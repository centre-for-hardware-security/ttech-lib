==> flow/design.v <==
module three_way_toom_cook(clk, rst, a, b, c);
input clk;
input rst;
input [11:0] a;
input [12:0] b;
output reg [24:0] c;
wire  [3:0] a0;
wire  [3:0] a1;
wire  [3:0] a2;
wire  [4:0] b0;
wire  [3:0] b1;
wire  [3:0] b2;
reg  [3:0] counter_d;
reg  [3:0] counter_e1;
reg  [3:0] counter_e2;
reg  [3:0] counter_f1;
reg  [3:0] counter_f2;
reg  [3:0] counter_f3;
reg  [3:0] counter_g1;
reg  [3:0] counter_g2;
reg  [3:0] counter_h;
reg  [11:0] d;
reg  [11:0] e1_mul;
reg  [11:0] e2_mul;
reg  [11:0] e;
reg  [11:0] f1_mul;
reg  [11:0] f2_mul;
reg  [11:0] f3_mul;
reg  [11:0] f;
reg  [11:0] g1_mul;
reg  [11:0] g2_mul;
reg  [11:0] g;
reg  [11:0] h;
reg  [24:0] temp;
assign a0 = a[3:0];
assign a1 = a[7:4];
assign a2 = a[11:8];
assign b0 = b[4:0];
assign b1 = b[8:5];
assign b2 = b[12:9];
always @(posedge clk) begin
	if (rst) begin
		d <= 12'd0;
		counter_d <= 4'd0;
	end
	else if (counter_d < 5) begin
		if (a2[counter_d] == 1'b1) begin
			d <= d ^ (b2 << counter_d);
			counter_d <= counter_d + 1;
		end
		counter_d <= counter_d + 1;
	end
end
always @(posedge clk) begin
	if (rst) begin
		e1_mul <= 12'd0;
		counter_e1 <= 4'd0;
	end
	else if (counter_e1 < 5) begin
		if (a1[counter_e1] == 1'b1) begin
			e1_mul <= e1_mul ^ (b2 << counter_e1);
			counter_e1 <= counter_e1 + 1;
		end
		counter_e1 <= counter_e1 + 1;
	end
end
always @(posedge clk) begin
	if (rst) begin
		e2_mul <= 12'd0;
		counter_e2 <= 4'd0;
	end
	else if (counter_e2 < 5) begin
		if (a2[counter_e1] == 1'b1) begin
			e2_mul <= e2_mul ^ (b1 << counter_e2);
			counter_e2 <= counter_e2 + 1;
		end
		counter_e2 <= counter_e2 + 1;
	end
end
always @(posedge clk) begin
	if (rst) begin
		e = 12'd0;
	end
	else begin
		e = e1_mul ^ e2_mul; 
	end
end
always @(posedge clk) begin
	if (rst) begin
		f1_mul = 12'd0;
		counter_f1 = 4'd0;
	end
	else if (counter_f1 < 5) begin
		if (a0[counter_f1] == 1'b1) begin
			f1_mul = f1_mul ^ (b2 << counter_f1);
			counter_f1 = counter_f1 + 1;
		end
		counter_f1 = counter_f1 + 1;
	end
end
always @(posedge clk) begin
	if (rst) begin
		f2_mul = 12'd0;
		counter_f2 = 4'd0;
	end
	else if (counter_f2 < 5) begin
		if (a1[counter_f2] == 1'b1) begin
			f2_mul = f2_mul ^ (b1 << counter_f2);
			counter_f2 = counter_f2 + 1;
		end
		counter_f2 = counter_f2 + 1;
	end
end
always @(posedge clk) begin
	if (rst) begin
		f3_mul = 12'd0;
		counter_f3 = 4'd0;
	end
	else if (counter_f3 < 5) begin
		if (a2[counter_f3] == 1'b1) begin
			f3_mul = f3_mul ^ (b0 << counter_f3);
			counter_f3 = counter_f3 + 1;
		end
		counter_f3 = counter_f3 + 1;
	end
end
always @(posedge clk) begin
	if (rst) begin
		f = 12'd0;
	end
	else begin
		f = f1_mul ^ f2_mul ^ f3_mul; 
	end
end
always @(posedge clk) begin
	if (rst) begin
		g1_mul = 12'd0;
		counter_g1 = 4'd0;
	end
	else if (counter_g1 < 5) begin
		if (a0[counter_g1] == 1'b1) begin
			g1_mul = g1_mul ^ (b1 << counter_g1);
			counter_g1 = counter_g1 + 1;
		end
		counter_g1 = counter_g1 + 1;
	end
end
always @(posedge clk) begin
	if (rst) begin
		g2_mul = 12'd0;
		counter_g2 = 4'd0;
	end
	else if (counter_g2 < 5) begin
		if (a1[counter_g2] == 1'b1) begin
			g2_mul = g2_mul ^ (b0 << counter_g2);
			counter_g2 = counter_g2 + 1;
		end
		counter_g2 = counter_g2 + 1;
	end
end
always @(posedge clk) begin
	if (rst) begin
		g = 12'd0;
	end
	else begin
		g = g1_mul ^ g2_mul; 
	end
end
always @(posedge clk) begin
	if (rst) begin
		h = 12'd0;
		counter_h = 4'd0;
	end
	else if (counter_h < 5) begin
		if (a0[counter_h] == 1'b1) begin
			h = h ^ (b0 << counter_h);
			counter_h = counter_h + 1;
		end
	counter_h = counter_h + 1;
	end
end
always @(posedge clk) begin
	if (rst) begin
		temp = 25'd0;
		c = 25'd0;
	end
	else begin
		temp = h;
		temp = temp ^ (g << 4);
		temp = temp ^ (f << 8);
		temp = temp ^ (e << 12);
		temp = temp ^ (d << 16);
		c = temp;
	end
end
endmodule
From RTL to reports: three_way_toom_cook. What the tools print for three_way_toom_cook, step after step. Line numbers count from 1 in the design file above. Operators carry their Yosys type and port widths (W data, S select, Z words). Library cell names are shortened. Not given: --

Top: three_way_toom_cook. Clock port: clk. Library: sky130hd. Timing corner: tt_025C_1v80.

After elaboration. Counts by Yosys on the flattened word-level netlist (proc, flatten, opt, wreduce; memories kept). Register bits leave out memories and registers merged into their read ports (data or address); mux counts leave out enables and synchronous resets folded into registers. Print and check cells are left out. Cells with the same type and inputs are merged into one.

Register bits after elaboration: 205. Bits of input ports: 27. For output and inout bits the number is 25.

For reductions and logical operators the number is 9. For shifts and indexed selects the number is 18. Under muxes and demuxes stands 18. For bitwise logic cells the number is 17. For magnitude comparators the number is 9. The entry for $add $sub $neg reads 15.

Operator list (number): $xor A12 B12 Y12 (13); $shl A4 B4 Y12 (6); $mux W4 (18); $add A4 B1 Y4 const B (15); $lt A4 B3 Y1 const B (9); $shiftx A4 B4 Y1 (9); $shl A5 B4 Y12 (3); $xor A24 B25 Y25 (1); $xor A20 B24 Y24 (1); $xor A16 B20 Y20 (1); $reduce_and A2 Y1 (9); $xor A12 B16 Y16 (1).

Longest topological paths. Yosys ltp: most cells in a row. Word level: on the elaborated netlist, between registers, memories and ports. Mapped: between sequential cells and ports; inverters and the memories' decode and read muxes count.

The entry for depth after elaboration reads 5. ABC_AREA: 0. The entry for depth in mapped cells reads 12. Gate-level depth less buffers: 10.

Synthesis result. Yosys stat after the flow's synthesis: flattened, memories mapped to cells. It holds for the ABC_AREA given above (unset counts as 0); a run with the other value may have another netlist. Totals and module areas in this step are rounded.

The figure for area of sequential cells is 0.00404 mm^2. For mapped cells the number is 1266. The figure for chip area (Yosys) is 0.0111 mm^2. Mapped flip-flops: 202.

Cell types (number): dfxtp_1 (202); mux2_2 (76); nor2_1 (159); xnor2_1 (68); a21oi_1 (108); xor2_1 (52); mux4_2 (17); nor2b_1 (50); ha_1 (24); and3b_1 (34); mux2i_1 (25); o21ai_0 (46); nand3_1 (43); clkbuf_1 (52); nand4_1 (31); or3_1 (30); inv_1 (44); a311oi_1 (17).

Other cell types: 33; their cells: 188.

Timing after synthesis. Path of least setup slack by OpenSTA after synthesis, without wires, with an ideal clock, recovery checks aside; 20% of the period is set as input and as output delay. Where synthesis merged equal registers, the netlist keeps one of their names.

Path type: register to register. Start point: register counter_f1[1]. End point: register counter_f1[2]. Under path slack stands 1.462 ns. The entry for driving pins on the path reads 13. For clock period the number is 3.7 ns. Under path delay stands 2.238 ns. Under setup time stands 0.133 ns. Under path buffers stands 2. The entry for time at the first pin reads 0.000 ns. Under data arrival time stands 2.105 ns. For required time the number is 3.567 ns. Under synthesis period reached stands 2.238 ns.

"path delay" is the arrival time less input delay plus setup time. "driving pins on the path" counts driving pins, that of a launching flip-flop among them; a cell with two outputs on the path counts twice. "synthesis period reached" = period - worst setup slack (recovery checks aside). The figure is calculated, with input and output delays left at 20% of the set period. The rows between start and end are the longest chain of elaborated cells between them; the timing report does not say that the signal goes this way. Where chains are equally long, one stands for them. Each line given opens the expression or statement behind the cell; cells for indexed reads and writes are added by Yosys, which also makes memories of some case tables. At most two assigning lines are given for a register; there are more.

Cells stage by stage: dfxtp_1 -> buf_2 -> buf_2 -> inv_1 -> ha_1 -> inv_1 -> o21ai_0 -> o21a_1 -> ha_1 -> inv_1 -> a211o_1 -> a211oi_1 -> a311oi_1. The entry for cells in the longest elaborated chain reads 5.

Ends and longest elaborated chain, after synthesis: start: declaration (RTL line 16) `reg  [3:0] counter_f1;`; start: assignment (RTL line 96) `counter_f1 = counter_f1 + 1;`; start: assignment (RTL line 98) `counter_f1 = counter_f1 + 1;`; $add A4 B1 Y4 (RTL line 96); $mux W4 (RTL line 94) `if (a0[counter_f1] == 1'b1) begin`; $mux W4 (RTL line 93) `else if (counter_f1 < 5) begin`; $mux W4 (RTL line 89) `if (rst) begin`; $add A4 B1 Y4 (RTL line 98); end: assignment (RTL line 96); end: assignment (RTL line 98); end: declaration (RTL line 16).

Path in the finished layout. Path of least setup slack in the final report of stored run 1 (OpenROAD, finished layout, wires in). Where an end is a register, its clock arrival counts in the times.

Path type: register to register. Start point: register counter_g2[0]. End point: register counter_g2[2]. Under data arrival time stands 2.95 ns. For required time the number is 3.90 ns. Under path buffers stands 0. The entry for driving pins on the path reads 11. For clock period the number is 3.55 ns. Under path slack stands 0.95 ns. The entry for time at the first pin reads 0.46 ns. Under setup time stands 0.13 ns.

The rows between start and end are the longest chain of elaborated cells between them; the timing report does not say that the signal goes this way. Where chains are equally long, one stands for them. At most two assigning lines are given for a register; there are more.

Cells stage by stage: dfxtp_1 -> inv_1 -> ha_1 -> inv_1 -> o21ai_0 -> o21a_1 -> ha_1 -> inv_1 -> a211o_1 -> a21oi_1 -> a311oi_1. The entry for cells in the longest elaborated chain reads 5.

Ends and longest elaborated chain, after layout: start: declaration (RTL line 20) `reg  [3:0] counter_g2;`; start: assignment (RTL line 156) `counter_g2 = counter_g2 + 1;`; start: assignment (RTL line 158) `counter_g2 = counter_g2 + 1;`; $add A4 B1 Y4 (RTL line 156); $mux W4 (RTL line 154) `if (a1[counter_g2] == 1'b1) begin`; $mux W4 (RTL line 153) `else if (counter_g2 < 5) begin`; $mux W4 (RTL line 149) `if (rst) begin`; $add A4 B1 Y4 (RTL line 158); end: assignment (RTL line 156); end: assignment (RTL line 158); end: declaration (RTL line 20).

Record of 2 stored runs of the RTL-to-layout flow on three_way_toom_cook, platform sky130hd. The runs are unordered. Constraints: input delay and output delay 20% of the set period each, output load 0.01 pF. "period reached": clock period set for the run, less the worst setup slack. It is reckoned from that one timing run; input and output delays stay at 20% of the period that was set. By "worst path time" is meant the share of the clock period that the worst setup path is allowed (20% is reserved at inputs, 20% at outputs), minus its slack. Clock arrival times at its registers enter into it. By "total power of the final layout" is meant OpenSTA's value without simulated activity: inputs other than the clock are taken to toggle once in ten clock periods, and the tool carries that through the logic. Values from the reports are rounded here.

Stored run 1 has these settings: period_ns 3.55; CORE_UTILIZATION 24; SETUP_SLACK_MARGIN -0.26; PLACE_DENSITY_LB_ADDON 0.14; CORE_ASPECT_RATIO 1.44; TNS_END_PERCENT 70; CTS_CLUSTER_SIZE 37; CTS_CLUSTER_DIAMETER 393; MIN_ROUTING_LAYER met2; MAX_ROUTING_LAYER met4; CAP_MARGIN 20; CORE_MARGIN 2; SLEW_MARGIN 20. The total power of the final layout comes to 0.00821 W. For the worst path time the run shows 2.60 ns. Worst path kind: register to register. The worst hold slack is 0.489 ns. The standard-cell area after routing comes to 0.0124 mm^2. The setup slack of the critical path comes to 0.954 ns. For the setup TNS the run shows 0.000 ns. The netlist area reported by Yosys stands at 0.0111 mm^2. The final design utilization is 27.2%. The period reached is 2.596 ns. The measured full die area is 0.0482 mm^2.

Stored run 2 has these settings: period_ns 2.4; CORE_UTILIZATION 25; PLACE_DENSITY_LB_ADDON 0.23; TNS_END_PERCENT 65; ABC_AREA 1; GPL_ROUTABILITY_DRIVEN 0; CTS_CLUSTER_DIAMETER 388; CAP_MARGIN 20; CORE_MARGIN 2; SLEW_MARGIN 20. The total power of the final layout comes to 0.0148 W. For the worst path time the run shows 2.01 ns. Worst path kind: register to register. The worst hold slack is 0.424 ns. The standard-cell area after routing comes to 0.0123 mm^2. The setup slack of the critical path comes to 0.390 ns. For the setup TNS the run shows 0.000 ns. The netlist area reported by Yosys stands at 0.0102 mm^2. The final design utilization is 30.8%. The period reached is 2.010 ns. The measured full die area is 0.0424 mm^2.
