==> flow/design.v <==
module schoolbook(clk, rst, a, b, c);
input clk;
input rst;
input [63:0] a;
input [63:0] b;
output reg [127:0] c;
reg  [6:0] count;
always @(posedge clk) begin
	if (rst == 1'b1) begin
		c <= 128'd0;
		count <= 7'd0;
	end
	else begin
if (count < 64) begin
if (b[count] == 1) begin
c <= c + (a << count);
end
count <= count + 1;
end
	end
end
endmodule
Tool chain data of schoolbook
What the tools print for schoolbook, step after step. Lines are those of the file above, counted from 1. Library cell names are shortened. A cell with - has no value.

Design top: schoolbook. Clock port: clk. Library: sky130hd. Library corner: tt_025C_1v80.

Word level
Yosys after proc, flatten, opt, wreduce and memory -nomap, before mapping. Enables and synchronous resets that opt folds into registers are not counted as muxes. Memory bits, and registers merged into a memory's read port (data or address), are not among the register bits. Print and check cells are not counted. Equal cells are merged and count once.

The figure for $add $sub $neg is 2. Magnitude comparators: 1. Under shift operators stands 2. The entry for reduce/logical cells reads 1.

Operators by type and width (count): 128-bit adder (1); 64-bit by 7-bit left shift with 128-bit output (1); 64-bit by 7-bit variable part select with 1-bit output (1); 7-bit by 1-bit adder with 7-bit output (second input constant) (1); 7-bit less-than comparator (second input constant) (1); 2-bit AND reduction (1).

Under flip-flop bits (word level) stands 135. Input port bits: 130. Under output and inout port bits stands 128. Under word-level cells stands 8.

Logic depth
Yosys ltp: most cells in a row. Word level: on the elaborated netlist, between registers, memories and ports. Mapped: between sequential cells and ports; inverters and the memories' decode and read muxes count.

Depth in word-level cells: 2. Under ABC_AREA stands 0. The figure for gate-level depth with buffers is 29. For depth with buffers taken out the number is 23.

Synthesis result
Yosys stat after the flow's synthesis: flattened, memories mapped to cells. It holds for the ABC_AREA given above (unset counts as 0); a run with the other value may have another netlist. The area totals of this step are shown rounded.

Under cell count stands 2660. Under mapped area stands 19000 um^2. Under sequential part of the area stands 2700 um^2. The entry for mapped flip-flops reads 135. The entry for buffers reads 186.

Cell types: dfxtp_1 (count 135, area in all 2.7E+03 um^2); ha_1 (count 128, area in all 1.6E+03 um^2); mux2i_1 (count 158, area in all 1.58E+03 um^2); mux4_2 (count 70, area in all 1.58E+03 um^2); a21oi_1 (count 286, area in all 1.43E+03 um^2); nand2_1 (count 357, area in all 1.34E+03 um^2); nor2_1 (count 310, area in all 1.16E+03 um^2); o21ai_0 (count 220, area in all 1.1E+03 um^2); xnor2_1 (count 70, area in all 613.088 um^2); a21o_1 (count 61, area in all 457.939 um^2); clkbuf_1 (count 121, area in all 454.186 um^2); nand4_1 (count 69, area in all 431.664 um^2); o22ai_1 (count 67, area in all 419.152 um^2); xor2_1 (count 41, area in all 359.094 um^2); o21bai_1 (count 45, area in all 337.824 um^2); inv_1 (count 60, area in all 225.216 um^2); nor3_1 (count 40, area in all 200.192 um^2); nand2b_1 (count 27, area in all 168.912 um^2).

Not listed: further types 65, cells in them 395.

Path before layout
Source: OpenSTA report_checks on the synthesized netlist (no wires, ideal clock, input and output delay 20% of the period each), path of least setup slack; recovery checks are left aside. Register names are those of the netlist, which keeps one name where synthesis merged equal registers.

Kind: reg-to-reg. Start: register count[1]. End: register c[98]. Period: 5.95 ns. The entry for setup time reads 0.122 ns. The entry for launch time at the first pin reads 0.000 ns. For arrival the number is 5.266 ns. Under data required time stands 5.828 ns. For setup slack the number is 0.562 ns. For delay of the path the number is 5.388 ns. For stages on the path the number is 25. Path buffers: 5. The figure for synthesis period reached is 5.388 ns.

"delay of the path" is the arrival time less input delay plus setup time. "stages on the path" counts driving pins, that of a launching flip-flop among them; a cell with two outputs on the path counts twice. "synthesis period reached" is the clock period less the worst setup slack; recovery checks do not enter. This is arithmetic on one report: input and output delays are still those of the set period (20% each). Between the ends stands the longest chain of elaborated cells between them, by number of cells; it is not shown to be the way that was timed. Of several equally long chains one is given. A line is the first line of the expression or statement that the cell stems from. Yosys adds cells for indexed reads and writes and turns some case tables into memories.

Cells stage by stage: dfxtp_1 -> buf_2 -> buf_2 -> buf_1 -> buf_1 -> mux4_2 -> mux2_2 -> o21ai_0 -> mux2i_1 -> nor2_1 -> a21oi_1 -> and2_1 -> ha_1 -> clkbuf_1 -> nand2_1 -> o21ai_0 -> a21boi_0 -> o311ai_0 -> a32oi_1 -> nand3_1 -> a21oi_1 -> o21ai_0 -> a21o_1 -> a21oi_1 -> a311o_1. The figure for cells in the longest elaborated chain is 2. Under elaborated cells between the ends (all ways) stands 5. Source lines of those cells: 3. Those cells by class: 1 x add/sub; 1 x compare; 2 x shift; 1 x reduce/logical.

RTL lines, path after synthesis: from (decl) (line 7) `reg  [6:0] count;`; from (assign) (line 11) `count <= 7'd0;`; from (assign) (line 18) `count <= count + 1;`; 64-bit by 7-bit left shift with 128-bit output (line 16) `c <= c + (a << count);`; 128-bit adder (line 16); to (assign) (line 10) `c <= 128'd0;`; to (assign) (line 16); to (decl) (line 6) `output reg [127:0] c;`.

Timing after layout
Path of least setup slack in the final report of run 2 (OpenROAD, finished layout, wires in). Where an end is a register, its clock arrival counts in the times.

Kind: input-to-reg. Start: input a[32]. End: register c[123]. Period: 8.65 ns. Under input delay stands 1.73 ns. The entry for setup time reads 0.08 ns. The entry for launch time at the first pin reads 1.73 ns. For arrival the number is 7.05 ns. Under data required time stands 9.07 ns. For setup slack the number is 2.02 ns. For stages on the path the number is 23. Path buffers: 3.

Between the ends stands the longest chain of elaborated cells between them, by number of cells; it is not shown to be the way that was timed. Of several equally long chains one is given.

Cells stage by stage: clkdlybuf4s50_1 -> mux4_2 -> mux2i_2 -> buf_4 -> nand2_1 -> o21ai_2 -> mux2i_2 -> nor2_1 -> a21oi_1 -> and2_1 -> ha_1 -> clkbuf_4 -> a21oi_1 -> o21ai_0 -> a21oi_1 -> o32ai_2 -> nor3_2 -> o21ai_1 -> a22oi_2 -> nand2_1 -> a31o_2 -> or3_1 -> a31oi_1. The figure for cells in the longest elaborated chain is 2. Under elaborated cells between the ends (all ways) stands 2. Source lines of those cells: 1. Those cells by class: 1 x add/sub; 1 x shift.

RTL lines, path after layout: from (decl) (line 4) `input [63:0] a;`; 64-bit by 7-bit left shift with 128-bit output (line 16) `c <= c + (a << count);`; 128-bit adder (line 16); to (assign) (line 10) `c <= 128'd0;`; to (assign) (line 16); to (decl) (line 6) `output reg [127:0] c;`.

Below are 2 stored runs of the flow (Yosys, OpenROAD; platform sky130hd) on schoolbook, each with its settings and what was measured, unordered. Constraints: input delay and output delay 20% of the set period each, output load 0.01 pF. "achieved clock period" is the run's clock period less its worst setup slack. It is reckoned from that one timing run; input and output delays stay at 20% of the period that was set. "critical setup path time" = time allowed to the worst setup path (clock period - input delay - output delay, where it has them) - its slack; a late launch clock adds to it, a late capture clock takes from it. "power consumption" is the tool's figure for a default switching activity; nothing was simulated. Measured values are rounded.

Run 1 has these settings: period_ns 8.03; CORE_UTILIZATION 55; SETUP_SLACK_MARGIN 2.36; PLACE_DENSITY_LB_ADDON 0.15; CELL_PAD_IN_SITES_DETAIL_PLACEMENT 0; TNS_END_PERCENT 65; ABC_AREA 1; CTS_CLUSTER_SIZE 74; CTS_CLUSTER_DIAMETER 107; CAP_MARGIN 40; MIN_ROUTING_LAYER met2; CORE_MARGIN 2; SLEW_MARGIN 20. Outcome: no results, routing failed with GRT-0116.

Run 2 has these settings: period_ns 8.65; CORE_UTILIZATION 47; SETUP_SLACK_MARGIN 2.15; PLACE_DENSITY 0.59; CELL_PAD_IN_SITES_GLOBAL_PLACEMENT 0; TNS_END_PERCENT 10; GPL_TIMING_DRIVEN 0; GPL_ROUTABILITY_DRIVEN 1; SLEW_MARGIN 10; MAX_ROUTING_LAYER met4; CAP_MARGIN 20; CORE_MARGIN 2. The total negative setup slack is 0.000 ns. For the post-layout utilization the run shows 62.0%. The power consumption is 5.20 mW. The achieved clock period stands at 6.625 ns. The setup slack of the critical path is 2.02 ns. The standard-cell area after routing reads 24700 um^2. The critical setup path time is 4.90 ns. Worst setup path type: input-to-reg. The measured worst hold slack is 0.491 ns. The synthesized cell area comes to 19000 um^2. The overall die area is 42000 um^2.
