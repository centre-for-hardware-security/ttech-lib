==> flow/design.v <==
module booth(clk, rst, a, b, c);
input clk;
input rst;
input [31:0] a;
input [31:0] b;
output reg [63:0] c;
reg  [32:0] mul_w_signguard;
reg  [5:0] count;
reg  [32:0] add_w_signguard;
reg  [65:0] mul_ab1;
always @(posedge clk) begin
	if (rst)
		count <= 6'd0;
	else if (|count)
		count <= (count - 1);
	else
		count <= 6'd32;
end
always @(posedge clk) begin
	if (rst)
		mul_w_signguard <= 32'd0;
	else
		mul_w_signguard <= {a[32 - 1], a};
end
always @(*) begin
	case (mul_ab1[1:0])
		2'b01     : add_w_signguard <= mul_ab1[65:33] + mul_w_signguard;
		2'b10     : add_w_signguard <= mul_ab1[65:33] - mul_w_signguard;
		default   : add_w_signguard <= mul_ab1[65:33];
	endcase
end
always @(posedge clk) begin
	if (rst)
		mul_ab1 <= 65'd0;
	else if (|count)
		mul_ab1 <= {add_w_signguard[32], add_w_signguard, mul_ab1[32:1]};
	else
		mul_ab1 <= {b, 1'b0};
end
always @(posedge clk) begin
	if (rst)
		 c <= 63'd0;
	else if (count == 1)
		c <= {add_w_signguard[32], add_w_signguard, mul_ab1[32:2]};
end
endmodule
From RTL to reports: booth
The steps from the RTL of booth to its reports follow in flow order.
Line numbers count from 1 in the design file above.
Operators: Yosys type, input widths -> output width; for muxes data width and select width s.
Library cell names are shortened.
{"block": "design", "top": "booth", "clock_port": "clk", "lib": "sky130hd", "corner": "tt_025C_1v80"}

After elaboration
Counts by Yosys on the flattened word-level netlist (proc, flatten, opt, wreduce; memories kept). Register bits leave out memories and registers merged into their read ports (data or address). Print and check cells are left out. Cells with the same type and inputs are merged into one.
{"block": "word_totals", "regBits": 167, "in_bits": 66, "out_inout_bits": 64, "word_cells": 18}
{"block": "op_classes", "n_addsub": 3, "n_eq": 3, "muxes": 3, "logic": 1, "reduce_logical": 2}
{"block": "op_table", "operator": "$pmux 33 s2", "n": 1}
{"block": "op_table", "operator": "$add 32x32->33", "n": 1}
{"block": "op_table", "operator": "$sub 32x32->33", "n": 1}
{"block": "op_table", "operator": "$mux 33", "n": 1}
{"block": "op_table", "operator": "$sub 6x1->6 const B", "n": 1}
{"block": "op_table", "operator": "$eq 6x1->1 const B", "n": 1}
{"block": "op_table", "operator": "$reduce_or 6->1", "n": 1}
{"block": "op_table", "operator": "$mux 6", "n": 1}
{"block": "op_table", "operator": "$eq 2x1->1 const B", "n": 1}
{"block": "op_table", "operator": "$eq 2x2->1 const B", "n": 1}
{"block": "op_table", "operator": "$reduce_or 2->1", "n": 1}
{"block": "op_table", "operator": "$not 1->1", "n": 1}

Logic depth
Longest topological path by Yosys (ltp), each cell counted once; first at word level (registers and memories cut), then after technology mapping (sequential cells cut; the memories' decode and read muxes count).
{"block": "logic_depth", "word_depth": 3, "abc_area": 0, "mapped_depth": 20, "ltp_nobuf": 19}

Netlist
The flow's flattened synthesis, as Yosys stat reports it; memories are mapped. The netlist is that of the ABC_AREA named above (0 if unset); the other value can give another one.
{"block": "by_type", "type": "dfxtp_1", "n": 167, "type_area_um2": 3.34E+03}
{"block": "by_type", "type": "a21oi_1", "n": 127, "type_area_um2": 635.61}
{"block": "by_type", "type": "nand2_1", "n": 167, "type_area_um2": 626.851}
{"block": "by_type", "type": "ha_1", "n": 37, "type_area_um2": 462.944}
{"block": "by_type", "type": "nor2_1", "n": 117, "type_area_um2": 439.171}
{"block": "by_type", "type": "xnor2_1", "n": 45, "type_area_um2": 394.128}
{"block": "by_type", "type": "nor2b_1", "n": 37, "type_area_um2": 231.472}
{"block": "by_type", "type": "clkbuf_1", "n": 51, "type_area_um2": 191.434}
{"block": "by_type", "type": "a211oi_1", "n": 23, "type_area_um2": 172.666}
{"block": "by_type", "type": "mux2i_1", "n": 15, "type_area_um2": 150.144}
{"block": "by_type", "type": "a21o_1", "n": 19, "type_area_um2": 142.637}
{"block": "by_type", "type": "xor2_1", "n": 13, "type_area_um2": 113.859}
{"block": "by_type", "type": "nor3_1", "n": 21, "type_area_um2": 105.101}
{"block": "by_type", "type": "o21ai_0", "n": 16, "type_area_um2": 80.077}
{"block": "by_type", "type": "nand3_1", "n": 15, "type_area_um2": 75.072}
{"block": "by_type", "type": "a31oi_1", "n": 11, "type_area_um2": 68.816}
{"block": "by_type", "type": "and2_1", "n": 11, "type_area_um2": 68.816}
{"block": "by_type", "type": "inv_1", "n": 17, "type_area_um2": 63.811}
Other cell types: 47; their cells: 98.
{"block": "mapped", "cell_count": 1007, "yosys_area_um2": 8152.8, "seqArea_um2": 3343.2, "flip_flops": 167, "n_buf": 55}

Path before layout
Source: OpenSTA report_checks on the synthesized netlist (no wires, ideal clock, input and output delay 20% of the period each), path of least setup slack; recovery checks are left aside. Register names are those of the netlist, which keeps one name where synthesis merged equal registers.
{"block": "synth_path", "path_kind": "register to register", "start": "register mul_w_signguard[11]", "end": "register c[63]", "clock_period_ns": 5.56, "setup_time_ns": 0.136, "launch_ns": 0.000, "arrival_time_ns": 3.575, "required_time_ns": 5.424, "path_slack_ns": 1.849, "delay_ns": 3.711, "path_stages": 20, "n_path_buf": 1, "period_less_setup_slack_ns": 3.711}
"delay_ns" = arrival - input delay + setup time.
"path_stages": output pins that drive a net of the path, with the launching flip-flop's if there is one; two outputs of one cell count as two.
"period_less_setup_slack_ns" is the clock period less the worst setup slack; recovery checks do not enter. This is arithmetic on one report: input and output delays are still those of the set period (20% each).
The rows between start and end are the longest chain of elaborated cells between them; the timing report does not say that the signal goes this way. Where chains are equally long, one stands for them.
Each line given opens the expression or statement behind the cell; cells for indexed reads and writes are added by Yosys, which also makes memories of some case tables.
{"block": "synth_between", "path_cell_list": "dfxtp_1 -> nor4_2 -> nor3b_1 -> nand2_1 -> nor2_1 -> nand2_1 -> nor2_1 -> a21oi_1 -> xnor2_1 -> ha_1 -> clkbuf_1 -> a21o_1 -> a21oi_1 -> o221ai_1 -> nor3_1 -> nor3b_1 -> or3_1 -> and4_1 -> nor2_1 -> a211oi_2", "elab_chain_cells": 2, "cone_cells": 3, "lines_between": 3, "classes_between": "2 x add/sub; 1 x mux"}
{"block": "synth_rtl", "item": "start, declared", "line_no": 7, "rtl": "reg  [32:0] mul_w_signguard;"}
{"block": "synth_rtl", "item": "start, assigned", "line_no": 21, "rtl": "mul_w_signguard <= 32'd0;"}
{"block": "synth_rtl", "item": "start, assigned", "line_no": 23, "rtl": "mul_w_signguard <= {a[32 - 1], a};"}
{"block": "synth_rtl", "item": "$sub 32x32->33", "line_no": 28, "rtl": "2'b10 : add_w_signguard <= mul_ab1[65:33] - mul_w_signguard;"}
{"block": "synth_rtl", "item": "$pmux 33 s2", "line_no": 26, "rtl": "case (mul_ab1[1:0])"}
{"block": "synth_rtl", "item": "end, assigned", "line_no": 42, "rtl": "c <= 63'd0;"}
{"block": "synth_rtl", "item": "end, assigned", "line_no": 44, "rtl": "c <= {add_w_signguard[32], add_w_signguard, mul_ab1[32:2]};"}
{"block": "synth_rtl", "item": "end, declared", "line_no": 6, "rtl": "output reg [63:0] c;"}

Timing after layout
Path of least setup slack in the final report of record 1 (OpenROAD, finished layout, wires in). Where an end is a register, its clock arrival counts in the times.
{"block": "layout_path", "path_kind": "register to register", "start": "register mul_w_signguard[10]", "end": "register c[58]", "clock_period_ns": 4.92, "setup_time_ns": 0.09, "launch_ns": 0.42, "arrival_time_ns": 4.00, "required_time_ns": 5.26, "path_slack_ns": 1.26, "path_stages": 16, "n_path_buf": 0}
The rows between start and end are the longest chain of elaborated cells between them; the timing report does not say that the signal goes this way. Where chains are equally long, one stands for them.
{"block": "layout_between", "path_cell_list": "dfxtp_4 -> nor4_4 -> nor3b_4 -> nand2_2 -> nor3_1 -> nor2_1 -> xnor2_1 -> ha_4 -> a21o_1 -> a21o_1 -> a21oi_4 -> nor2_1 -> nor3_2 -> a21oi_1 -> or3b_4 -> a311oi_2", "elab_chain_cells": 2, "cone_cells": 3, "lines_between": 3, "classes_between": "2 x add/sub; 1 x mux"}
{"block": "layout_rtl", "item": "start, declared", "line_no": 7, "rtl": "reg  [32:0] mul_w_signguard;"}
{"block": "layout_rtl", "item": "start, assigned", "line_no": 21, "rtl": "mul_w_signguard <= 32'd0;"}
{"block": "layout_rtl", "item": "start, assigned", "line_no": 23, "rtl": "mul_w_signguard <= {a[32 - 1], a};"}
{"block": "layout_rtl", "item": "$sub 32x32->33", "line_no": 28, "rtl": "2'b10 : add_w_signguard <= mul_ab1[65:33] - mul_w_signguard;"}
{"block": "layout_rtl", "item": "$pmux 33 s2", "line_no": 26, "rtl": "case (mul_ab1[1:0])"}
{"block": "layout_rtl", "item": "end, assigned", "line_no": 42, "rtl": "c <= 63'd0;"}
{"block": "layout_rtl", "item": "end, assigned", "line_no": 44, "rtl": "c <= {add_w_signguard[32], add_w_signguard, mul_ab1[32:2]};"}
{"block": "layout_rtl", "item": "end, declared", "line_no": 6, "rtl": "output reg [63:0] c;"}

Measured data: module booth, platform sky130hd, 2 stored runs of the flow under differing settings, order arbitrary. Input and output delays are each 20% of the period that was set; the output load is 0.01 pF.
By "period_reached_ns" is meant the clock period of the run minus its worst setup slack. This is arithmetic on one report: input and output delays are still those of the set period (20% each).
"worstPathTime_ns" means the part of the period allowed to the worst setup path (the constraints hold back 20% at inputs and 20% at outputs) less its slack; where the path has registers, the arrival times of their clocks count too.
"total_power_uw": no workload was simulated; the value follows from the tool's default switching activity.

{"run": "record 1", "settings": { "period_ns": 4.92, "CORE_UTILIZATION": 25, "SETUP_SLACK_MARGIN": 1.15, "PLACE_DENSITY": 0.74, "CELL_PAD_IN_SITES_GLOBAL_PLACEMENT": 2, "TNS_END_PERCENT": 15, "ABC_AREA": 0, "GPL_ROUTABILITY_DRIVEN": 0, "CTS_CLUSTER_DIAMETER": 212, "SLEW_MARGIN": 20, "MIN_ROUTING_LAYER": "met1", "MAX_ROUTING_LAYER": "met5", "CAP_MARGIN": 20, "CORE_MARGIN": 2 }, "results": { "synthesis_area_um2": 8152.8, "utilization_pct": 34.4, "period_reached_ns": 3.663, "die_area_um2": 34071.6, "total_negative_slack_ns": 0.000, "post_route_stdcell_area_um2": 11106.9, "total_power_uw": 5672, "worstPathTime_ns": 3.66, "timing.worst_path_kind": "register to register", "final_setup_ws_ns": 1.257, "fin_hold_ws_ns": 0.451 }}
{"run": "record 2", "settings": { "period_ns": 2.86, "CORE_UTILIZATION": 24, "SETUP_SLACK_MARGIN": 0.69, "PLACE_DENSITY_LB_ADDON": 0.25, "CORE_MARGIN": 4, "CELL_PAD_IN_SITES_DETAIL_PLACEMENT": 1, "ABC_AREA": 1, "CTS_CLUSTER_DIAMETER": 106, "SLEW_MARGIN": 30, "MIN_ROUTING_LAYER": "met1", "MAX_ROUTING_LAYER": "met5", "CAP_MARGIN": 20 }, "results": { "die_area_um2": 39902.1, "total_negative_slack_ns": -3.594, "synthesis_area_um2": 8824.7, "period_reached_ns": 3.065, "total_power_uw": 14444, "final_setup_ws_ns": -0.205, "worstPathTime_ns": 3.06, "timing.worst_path_kind": "register to register", "fin_hold_ws_ns": 0.449, "post_route_stdcell_area_um2": 14143.6, "utilization_pct": 39.4 }}
